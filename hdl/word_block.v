==> flow/design.v <==
module 
    sdio_register(
        input wire logic        pclk,
        input wire logic        presetn,
        input wire logic        penable,
        input wire logic        psel,
        input wire logic [31:0] paddr,
        input wire logic        pwrite,
        input wire logic [31:0] pwdata,
        output     logic [31:0] prdata,
        output     logic        pready,
        output                  pslverr,
        output                  SDIO_control	  
        );                      
        localparam        DEPTH = 1;
        reg [DEPTH-1:0] register;
        assign pslverr = 1'b0;
        assign SDIO_control = register[0];
        always @(posedge pclk)
          begin
            if (!presetn) begin
                register <= 0;
                prdata <= 0;
                pready <= 0;
            end else if (!pwrite && psel) begin
                prdata <= register;
                pready <= 1;
            end else if (pwrite && psel) begin
                prdata <= 0;
                register <= pwdata[DEPTH-1:0];
                pready <= 1;
            end else begin
                prdata <= 0;
                pready <= 0;
            end
        end
endmodule
package SoftAES_regs_pkg;
    localparam SOFTAES_REVISION = 17;
    localparam logic [37:0] SOFTAES_DEFAULT_BASEADDR = 64'h60010000;
    localparam logic [63:0] CTL_OFFSET = 64'h00000000;  
    localparam CTL_BUSY_BIT_OFFSET = 0;  
    localparam CTL_BUSY_BIT_WIDTH = 1;  
    localparam logic [0:0] CTL_BUSY_RESET = 1'b0;  
    localparam CTL_OFIFO_EMPTY_BIT_OFFSET = 1;  
    localparam CTL_OFIFO_EMPTY_BIT_WIDTH = 1;  
    localparam logic [1:1] CTL_OFIFO_EMPTY_RESET = 1'b0;  
    localparam CTL_IFIFO_FULL_BIT_OFFSET = 2;  
    localparam CTL_IFIFO_FULL_BIT_WIDTH = 1;  
    localparam logic [2:2] CTL_IFIFO_FULL_RESET = 1'b0;  
    localparam CTL_BLOCK_FIFO_WR_BIT_OFFSET = 61;  
    localparam CTL_BLOCK_FIFO_WR_BIT_WIDTH = 1;  
    localparam logic [61:61] CTL_BLOCK_FIFO_WR_RESET = 1'b0;  
    localparam CTL_AUTO_INC_BIT_OFFSET = 62;  
    localparam CTL_AUTO_INC_BIT_WIDTH = 1;  
    localparam logic [62:62] CTL_AUTO_INC_RESET = 1'b0;  
    localparam CTL_RST_BIT_OFFSET = 63;  
    localparam CTL_RST_BIT_WIDTH = 1;  
    localparam logic [63:63] CTL_RST_RESET = 1'b0;  
    localparam logic [63:0] CTR_OFFSET = 64'h00000010;  
    localparam CTR_DEPTH = 2;  
    localparam CTR_READ_LATENCY = 1;  
    localparam CTR_VALUE_BIT_OFFSET = 0;  
    localparam CTR_VALUE_BIT_WIDTH = 64;  
    localparam logic [63:0] CTR_VALUE_RESET = 64'b00000000000000000000000000000000;  
    localparam logic [63:0] KEY_OFFSET = 64'h00000020;  
    localparam KEY_DEPTH = 4;  
    localparam KEY_READ_LATENCY = 1;  
    localparam KEY_VALUE_BIT_OFFSET = 0;  
    localparam KEY_VALUE_BIT_WIDTH = 64;  
    localparam logic [63:0] KEY_VALUE_RESET = 64'b00000000000000000000000000000000;  
    localparam logic [63:0] FIFO_OFFSET = 64'h00001000;  
    localparam FIFO_DEPTH = 512;  
    localparam FIFO_READ_LATENCY = 1;  
    localparam FIFO_VALUE_BIT_OFFSET = 0;  
    localparam FIFO_VALUE_BIT_WIDTH = 64;  
    localparam logic [63:0] FIFO_VALUE_RESET = 64'b00000000000000000000000000000000;  
endpackage: SoftAES_regs_pkg
module be_block_builder(
    input clk,
    input rst,
    input word_valid,
    output reg word_ready,
    input [63:0] word,
    input block_ready,
    output reg block_valid,
    output [127:0] block,
    output reg [1:0] state,
    output reg empty
);
reg block0_wen, block1_wen;
reg [63:0] block0, block1;
wire [63:0] word_be = {word[7:0], word[15:8], word[23:16], word[31:24], word[39:32], word[47:40], word[55:48], word[63:56]};
assign block = {block0, block1};
reg [1:0] next_state;
always @* begin
    word_ready = 0;
    block_valid = 0;
    block0_wen = 0;
    block1_wen = 0;
    empty = 0;
    next_state = state;
    case (state)
        2'h0 : begin
            word_ready = 1;
            empty = 1;
            block0_wen = word_ready & word_valid;
            if (block0_wen)
                next_state = 2'h1;
        end
        2'h1 : begin
            word_ready = 1;
            block1_wen = word_ready & word_valid;
            if (block1_wen)
                next_state = 2'h2;
        end
        2'h2 : begin
            block_valid = 1;
            word_ready = block_ready & block_valid;
            block0_wen = word_ready & word_valid;
            if (block_ready & block_valid)
                if (block0_wen)
                    next_state = 2'h1;
                else
                    next_state = 2'h0;
        end
    endcase
end
always @(posedge clk) begin
    if (rst) begin
        state <= 0;
        block0 <= 0;
        block1 <= 0;
    end
    else begin
        state <= next_state;
        if (block0_wen)
            block0 <= word_be;
        if (block1_wen)
            block1 <= word_be;
    end
end
endmodule
module be_block_splitter(
    input clk,
    input rst,
    output reg word_valid,
    input word_ready,
    output [63:0] word,
    output reg block_ready,
    input block_valid,
    input [127:0] block,
    output reg [1:0] state,
    output reg empty
);
reg block_wen;
reg [127:0] block_stored;
wire [63:0] block0, block1;
assign {block1, block0} = block_stored;
reg [63:0] word_be;
assign word = {word_be[7:0], word_be[15:8], word_be[23:16], word_be[31:24], word_be[39:32], word_be[47:40], word_be[55:48], word_be[63:56]};
reg [1:0] next_state;
always @* begin
    word_valid = 0;
    block_ready = 0;
    empty = 0;
    block_wen = 0;
    next_state = state;
    word_be = 0;
    case (state)
        2'h0 : begin
            empty = 1;
            word_valid = 0;
            block_ready = 1;
            block_wen = block_valid & block_ready;
            if (block_wen)
                next_state = 2'h1;
        end
        2'h1 : begin
            word_be = block1;
            word_valid = 1;
            block_ready = 0;
            if (word_valid & word_ready)
                next_state = 2'h2;
        end
        2'h2 : begin
            word_be = block0;
            word_valid = 1;
            block_ready = word_valid & word_ready;
            block_wen = block_valid & block_ready;
            if (word_valid & word_ready)
                if (block_wen)
                    next_state = 2'h1;
                else
                    next_state = 2'h0;
        end
    endcase
end
 always @(posedge clk) begin
    if (rst) begin
        state <= 0;
        block_stored <= 0;
    end
    else begin
        state <= next_state;
        if (block_wen)
            block_stored <= block;
    end
end
endmodule
=== Reports on be_block_builder ===
What the tools print for be_block_builder, step after step.
Line numbers count from 1 in the design file above.
A cell with -- has no value.

* Top: be_block_builder
* Clock port: clk
* Standard-cell library: sky130hd
* Timing corner: tt_025C_1v80

=== After elaboration ===
Source: Yosys, flattened and elaborated, memories not mapped. Widths are those after wreduce. Registers that Yosys merges into a memory's read port (data or address) are not register bits. Print and check cells do not count. Equal cells are merged and count once.

* Register bits: 130
* Input bits: 68
* Output and inout bits: 133
* Cells after elaboration: 23

* Equality and inequality tests: 5
* Multiplexer cells: 10
* Bitwise gates (word level): 1
* Reduce/logical cells: 4

{| class="wikitable"
|+ Operator list
! operator !! count
|-
| 2-bit != test (second input constant) || 3
|-
| 2-bit parallel mux with 3-bit select || 1
|-
| 2-bit 2-to-1 mux || 3
|-
| 4-bit AND reduction || 1
|-
| 1-bit parallel mux with 2-bit select || 2
|-
| 1-bit 2-to-1 mux || 4
|-
| 3-bit nonzero test || 1
|-
| 2-bit by 1-bit equality test with 1-bit output (second input constant) || 1
|-
| 2-bit equality test (second input constant) || 1
|-
| 2-bit logical NOT || 1
|-
| 2-bit OR reduction || 1
|-
| 1-bit AND || 1
|}

=== Depth ===
Yosys ltp: most cells in a row. Word level: on the elaborated netlist, between registers, memories and ports. Mapped: between sequential cells and ports; inverters and the memories' decode and read muxes count.

* Depth in word-level cells: 4
* ABC_AREA: 0
* Depth in mapped cells: 6
* Gate-level depth less buffers: 3

=== After synthesis ===
Source: synth_stat.txt of the flow (Yosys; design flattened, memories mapped). It holds for the ABC_AREA given above (unset counts as 0); a run with the other value may have another netlist.

* Standard cells after synthesis: 583
* Synthesis area: 4,967.3 µm²
* Area of sequential cells: 2,602.5 µm²
* Flip-flop cells: 130
* Buffers: 56

{| class="wikitable"
|+ Cell types
! type !! count !! total area (µm²)
|-
| sky130_fd_sc_hd__dfxtp_1 || 130 || 2.6E+03
|-
| sky130_fd_sc_hd__a21oi_1 || 130 || 650.624
|-
| sky130_fd_sc_hd__or3b_1 || 64 || 560.538
|-
| sky130_fd_sc_hd__nand2_1 || 129 || 484.214
|-
| sky130_fd_sc_hd__o21ai_1 || 44 || 220.211
|-
| sky130_fd_sc_hd__buf_2 || 21 || 105.101
|-
| sky130_fd_sc_hd__o21ai_0 || 21 || 105.101
|-
| sky130_fd_sc_hd__clkbuf_1 || 26 || 97.594
|-
| sky130_fd_sc_hd__buf_6 || 3 || 33.782
|-
| sky130_fd_sc_hd__buf_1 || 4 || 15.014
|-
| sky130_fd_sc_hd__buf_8 || 1 || 15.014
|-
| sky130_fd_sc_hd__nand2b_4 || 1 || 13.763
|-
| sky130_fd_sc_hd__nor2b_4 || 1 || 13.763
|-
| sky130_fd_sc_hd__and3b_1 || 1 || 8.758
|-
| sky130_fd_sc_hd__buf_4 || 1 || 7.507
|-
| sky130_fd_sc_hd__nand3b_1 || 1 || 7.507
|-
| sky130_fd_sc_hd__or2b_1 || 1 || 7.507
|-
| sky130_fd_sc_hd__nor2b_1 || 1 || 6.256
|}

Not listed: further types 3, cells in them 3.

=== Timing after synthesis ===
OpenSTA on the mapped netlist: ideal clock, no wires. The path of least setup slack (recovery checks aside). Input and output delay are each 20% of the period. Register names are those of the netlist, which keeps one name where synthesis merged equal registers.

* Path type: reg2reg
* Start: register state[1]
* End: register block0[37]
* Clock period: 2.04 ns
* Library setup time: 0.070 ns
* Launch time at the first pin: 0.000 ns
* Arrival time: 1.315 ns
* Data required time: 1.970 ns
* Slack: 0.655 ns
* Path delay: 1.385 ns
* Stages: 7
* Path buffers: 3
* Period reached after synthesis: 1.385 ns

"path delay" is the arrival time less input delay plus setup time.
"stages": output pins that drive a net of the path, with the launching flip-flop's if there is one; two outputs of one cell count as two.
"period reached after synthesis" is the clock period less the worst setup slack; recovery checks do not enter. This is arithmetic on one report: input and output delays are still those of the set period (20% each).
The rows between start and end are the longest chain of elaborated cells between them; the timing report does not say that the signal goes this way. Where chains are equally long, one stands for them.
Each line given opens the expression or statement behind the cell; cells for indexed reads and writes are added by Yosys, which also makes memories of some case tables.

* Path through: sky130_fd_sc_hd__dfxtp_1 -> sky130_fd_sc_hd__nor2b_4 -> sky130_fd_sc_hd__buf_6 -> sky130_fd_sc_hd__buf_8 -> sky130_fd_sc_hd__buf_6 -> sky130_fd_sc_hd__or3b_1 -> sky130_fd_sc_hd__a21oi_1
* Cells in the longest elaborated chain: 2
* Elaborated cells between the ends (all ways): 3
* Source lines of those cells: 1
* Those cells by class: eq/ne: 1; mux: 1; reduce/logical: 1

{| class="wikitable"
|+ RTL lines, path after synthesis
! element !! RTL line !! source
|-
| from (decl) || 88 || <nowiki>output reg [1:0] state,</nowiki>
|-
| from (assign) || 131 || <nowiki>state <= 0;</nowiki>
|-
| from (assign) || 136 || <nowiki>state <= next_state;</nowiki>
|-
| 2-bit equality test || 103 || <nowiki>case (state)</nowiki>
|-
| 1-bit parallel mux with 2-bit select || 103 ||
|-
| to (assign) || 132 || <nowiki>block0 <= 0;</nowiki>
|-
| to (assign) || 138 || <nowiki>block0 <= word_be;</nowiki>
|-
| to (decl) || 92 || <nowiki>reg [63:0] block0, block1;</nowiki>
|}

=== Worst path after layout ===
Path of least setup slack in the final report of record 2 (OpenROAD, finished layout, wires in). Where an end is a register, its clock arrival counts in the times.

* Path type: reg2out
* Start: register block1[43]
* End: output block[43]
* Clock period: 1.74 ns
* External output delay: 0.35 ns
* Launch time at the first pin: 0.41 ns
* Arrival time: 1.33 ns
* Data required time: 1.39 ns
* Slack: 0.06 ns
* Stages: 2
* Path buffers: 1

* Path through: sky130_fd_sc_hd__dfxtp_1 -> sky130_fd_sc_hd__clkdlybuf4s50_1
* Cells in the longest elaborated chain: 0
* Elaborated cells between the ends (all ways): 0
* Source lines of those cells: 0

{| class="wikitable"
|+ RTL lines, path post-layout
! element !! RTL line !! source
|-
| from (decl) || 92 || <nowiki>reg [63:0] block0, block1;</nowiki>
|-
| from (assign) || 133 || <nowiki>block1 <= 0;</nowiki>
|-
| from (assign) || 140 || <nowiki>block1 <= word_be;</nowiki>
|-
| to (decl) || 87 || <nowiki>output [127:0] block,</nowiki>
|}

# Flow runs of be_block_builder

Settings and measured results of 2 stored flow runs for module be_block_builder (sky130hd), not sorted in any way. The constraints put input and output delay at 20% of the set period each and load the outputs with 0.01 pF.
"reached clock period": clock period set for the run, less the worst setup slack. It is reckoned from that one timing run; input and output delays stay at 20% of the period that was set.
"time used up by the worst setup path" = time allowed to the worst setup path (clock period - input delay - output delay, where it has them) - its slack; a late launch clock adds to it, a late capture clock takes from it.
"total design power" rests on the timing tool's default activity at the inputs, not on a simulated workload.

=== Record 1 ===
{| class="wikitable"
! Setting !! Value
|-
| period_ns || 2.0
|-
| CORE_UTILIZATION || 65
|-
| SETUP_SLACK_MARGIN || 0.29
|-
| PLACE_DENSITY_LB_ADDON || 0.07
|-
| ABC_AREA || 0
|-
| GPL_TIMING_DRIVEN || 1
|-
| GPL_ROUTABILITY_DRIVEN || 0
|-
| CAP_MARGIN || 0
|-
| MIN_ROUTING_LAYER || met1
|-
| CORE_MARGIN || 2
|-
| SLEW_MARGIN || 20
|}
Not finished: placement ended with error FLW-0024.

=== Record 2 ===
{| class="wikitable"
! Setting !! Value
|-
| period_ns || 1.74
|-
| CORE_UTILIZATION || 16
|-
| CAP_MARGIN || 20
|-
| CORE_MARGIN || 2
|-
| SLEW_MARGIN || 20
|-
! Result !! Value
|-
| Die outline area || 32,470.2 µm²
|-
| Standard-cell area after layout || 8,169.1 µm²
|-
| Reached clock period || 1.679 ns
|-
| Worst slack on setup checks || 0.061 ns
|-
| Total design power || 8,124 µW
|-
| Utilization || 26.7%
|-
| Chip area after synthesis (Yosys) || 4,967.3 µm²
|-
| Worst hold slack in the final report || 0.150 ns
|-
| Total negative slack || 0.000 ns
|-
| Time used up by the worst setup path || 1.33 ns
|-
| Critical path type || reg2out
|}
